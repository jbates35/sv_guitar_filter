==> flow/design.v <==
module pwm_audio #(parameter N = 10) (
    input logic clk, reset_n,
    input logic [N-1:0] duty_val,
    output logic pwm_out 
    );
    logic [N-1:0] count, count_next, duty, duty_next;
    logic buff, buff_next;
    always_ff @(posedge clk or negedge reset_n) begin
        if (~reset_n) begin
            count <= '0;
            buff <= 1'b0;
            duty <= '0;
        end 
        else begin
            count <= count_next;
            buff <= buff_next;
            duty <= duty_next;
        end
    end 
    always_comb begin
        count_next = count + 1;
        buff_next = (count < duty);
        if (count == '0)
            duty_next = duty_val;
        else duty_next = duty;
    end
    assign pwm_out = buff;
endmodule
# [From RTL to reports: pwm_audio]
# The steps from the RTL of pwm_audio to its reports follow in flow order.
# Lines are those of the file above, counted from 1.
# Cell names lack the library's common part.
# Not given: n/a
[inputs] top_module="pwm_audio" clk_port="clk" lib="sky130hd" pvt_corner="tt_025C_1v80"

# [Word level]
# Counts by Yosys on the flattened word-level netlist (proc, flatten, opt, wreduce; memories kept). Register bits leave out memories and registers merged into their read ports (data or address); mux counts leave out enables and synchronous resets folded into registers. Print and check cells are left out. Cells with the same type and inputs are merged into one.
[word_totals] regBits=21 latchBits=0 ramBits=0 romBits=0 clocked_rd_ports_x_width=0 mem_count=0 in_bits=12 out_inout_bits=1 word_cells=6
[classes] addsub=1 n_mul=0 div_mod_pow=0 cmp=1 eq_ne=0 shift=0 mux=0 logic=0 reduce_logical=1
[op_table] op="adder 10 x 1 -> 10 bit with constant B" n=1
[op_table] op="< comparator 10 bit" n=1
[op_table] op="zero test 10 bit" n=1

# [Logic depth]
# Longest topological path by Yosys (ltp), each cell counted once; first at word level (registers and memories cut), then after technology mapping (sequential cells cut; the memories' decode and read muxes count).
[depth] ltp_word=1 abc_area=0 mapped_depth=6 mapped_depth_nobuf=6

# [Netlist]
# Source: synth_stat.txt of the flow (Yosys; design flattened, memories mapped). It holds for the ABC_AREA given above (unset counts as 0); a run with the other value may have another netlist.
[synth_totals] cell_count=89 area_mm2=0.0010598 seqArea_mm2=0.0005255 ffs=21 buf_cells=0
[types] cell_type="dfrtp_1" n=21 type_area_um2=525.504
[types] cell_type="ha_1" n=11 type_area_um2=137.632
[types] cell_type="mux2_2" n=10 type_area_um2=112.608
[types] cell_type="inv_1" n=11 type_area_um2=41.29
[types] cell_type="xnor2_1" n=4 type_area_um2=35.034
[types] cell_type="xor2_1" n=4 type_area_um2=35.034
[types] cell_type="nand3_1" n=5 type_area_um2=25.024
[types] cell_type="nand4_4" n=1 type_area_um2=21.27
[types] cell_type="nor2_1" n=5 type_area_um2=18.768
[types] cell_type="a21oi_1" n=3 type_area_um2=15.014
[types] cell_type="nand4_1" n=2 type_area_um2=12.512
[types] cell_type="nor4_2" n=1 type_area_um2=12.512
[types] cell_type="nor3_1" n=2 type_area_um2=10.01
[types] cell_type="a41oi_1" n=1 type_area_um2=8.758
[types] cell_type="a211oi_1" n=1 type_area_um2=7.507
[types] cell_type="a21o_1" n=1 type_area_um2=7.507
[types] cell_type="and3_2" n=1 type_area_um2=7.507
[types] cell_type="nand2_1" n=2 type_area_um2=7.507
# Other cell types: 3; their cells: 3.

# [Worst setup path after synthesis]
# Source: OpenSTA report_checks on the synthesized netlist (no wires, ideal clock, input and output delay 20% of the period each), path of least setup slack; recovery checks are left aside. Register names are those of the netlist, which keeps one name where synthesis merged equal registers.
[synth_path] path_kind="register to register" startpoint="reg count[3]" endpoint="reg duty[0]" tclk_ns=1.76 setup_time_ns=0.125 t_first_pin_ns=0.000 arrival_ns=1.309 required_ns=1.635 setup_slack_ns=0.326 path_delay_ns=1.434 path_stages=4 n_path_buf=0 synth_period_reached_ns=1.434
# "path_delay_ns" is the arrival time less input delay plus setup time.
# "path_stages": output pins that drive a net of the path, with the launching flip-flop's if there is one; two outputs of one cell count as two.
# "synth_period_reached_ns" is the clock period less the worst setup slack; recovery checks do not enter. This is arithmetic on one report: input and output delays are still those of the set period (20% each).
# The rows between start and end are the longest chain of elaborated cells between them; the timing report does not say that the signal goes this way. Where chains are equally long, one stands for them.
# A line is the first line of the expression or statement that the cell stems from. Yosys adds cells for indexed reads and writes and turns some case tables into memories.
[synth_between] path_cell_list="dfrtp_1 nor4_2 nand4_4 mux2_2" elab_chain_cells=1 cells_between=1 cone_lines=1 cone_classes="reduce/logical (1)"
[synth_rtl] element="start: declaration" line=6 rtl="logic [N-1:0] count, count_next, duty, duty_next;"
[synth_rtl] element="start: assignment" line=10 rtl="count <= '0;"
[synth_rtl] element="start: assignment" line=15 rtl="count <= count_next;"
[synth_rtl] element="zero test 10 bit" line=23 rtl="if (count == '0)"
[synth_rtl] element="end: assignment" line=12 rtl="duty <= '0;"
[synth_rtl] element="end: assignment" line=17 rtl="duty <= duty_next;"
[synth_rtl] element="end: declaration" line=6

# [Timing after layout]
# Path of least setup slack in the final report of job 1 (OpenROAD, finished layout, wires in). Where an end is a register, its clock arrival counts in the times.
[layout_path] path_kind="register to register" startpoint="reg count[3]" endpoint="reg duty[9]" tclk_ns=1.78 setup_time_ns=0.10 t_first_pin_ns=0.30 arrival_ns=1.77 required_ns=1.97 setup_slack_ns=0.20 path_stages=4 n_path_buf=0
# The rows between start and end are the longest chain of elaborated cells between them; the timing report does not say that the signal goes this way. Where chains are equally long, one stands for them.
[layout_between] path_cell_list="dfrtp_1 nor4_2 nand4_4 mux2_2" elab_chain_cells=1 cells_between=1 cone_lines=1 cone_classes="reduce/logical (1)"
[layout_rtl] element="start: declaration" line=6 rtl="logic [N-1:0] count, count_next, duty, duty_next;"
[layout_rtl] element="start: assignment" line=10 rtl="count <= '0;"
[layout_rtl] element="start: assignment" line=15 rtl="count <= count_next;"
[layout_rtl] element="zero test 10 bit" line=23 rtl="if (count == '0)"
[layout_rtl] element="end: assignment" line=12 rtl="duty <= '0;"
[layout_rtl] element="end: assignment" line=17 rtl="duty <= duty_next;"
[layout_rtl] element="end: declaration" line=6

# Design pwm_audio on sky130hd. What follows are 2 stored runs of the flow, each under its own settings; their order means nothing. The constraints put input and output delay at 20% of the set period each and load the outputs with 0.01 pF.
# "clock_period_reached_ns": clock period set for the run, less the worst setup slack. It is reckoned from that one timing run; input and output delays stay at 20% of the period that was set.
# "power.total_w" is the tool's figure for a default switching activity; nothing was simulated.
run="job 1" settings period_ns=1.78 CORE_UTILIZATION=33 HOLD_SLACK_MARGIN=-0.1 CORE_MARGIN=4 CELL_PAD_IN_SITES_GLOBAL_PLACEMENT=2 CELL_PAD_IN_SITES_DETAIL_PLACEMENT=2 MIN_ROUTING_LAYER="met2" CAP_MARGIN=20 SLEW_MARGIN=20
run="job 1" results clock_period_reached_ns=1.579 worst_setup_slack_ns=0.201 design.die.area_mm2=0.0041822 layout_stdcell_area_mm2=0.0012762 setupTns_ns=0.000 power.total_w=0.0007902 ys_area_mm2=0.0010598
run="job 2" settings period_ns=1.12 CORE_UTILIZATION=24 SETUP_SLACK_MARGIN=-0.03 PLACE_DENSITY_LB_ADDON=0.09 CORE_ASPECT_RATIO=0.61 CORE_MARGIN=3 CELL_PAD_IN_SITES_DETAIL_PLACEMENT=0 TNS_END_PERCENT=5 ABC_AREA=0 GPL_ROUTABILITY_DRIVEN=1 CTS_CLUSTER_DIAMETER=144 CAP_MARGIN=40 MAX_ROUTING_LAYER="met4" SLEW_MARGIN=20
run="job 2" results clock_period_reached_ns=1.456 worst_setup_slack_ns=-0.336 design.die.area_mm2=0.0052735 layout_stdcell_area_mm2=0.0015302 setupTns_ns=-3.591 power.total_w=0.001408 ys_area_mm2=0.0010598
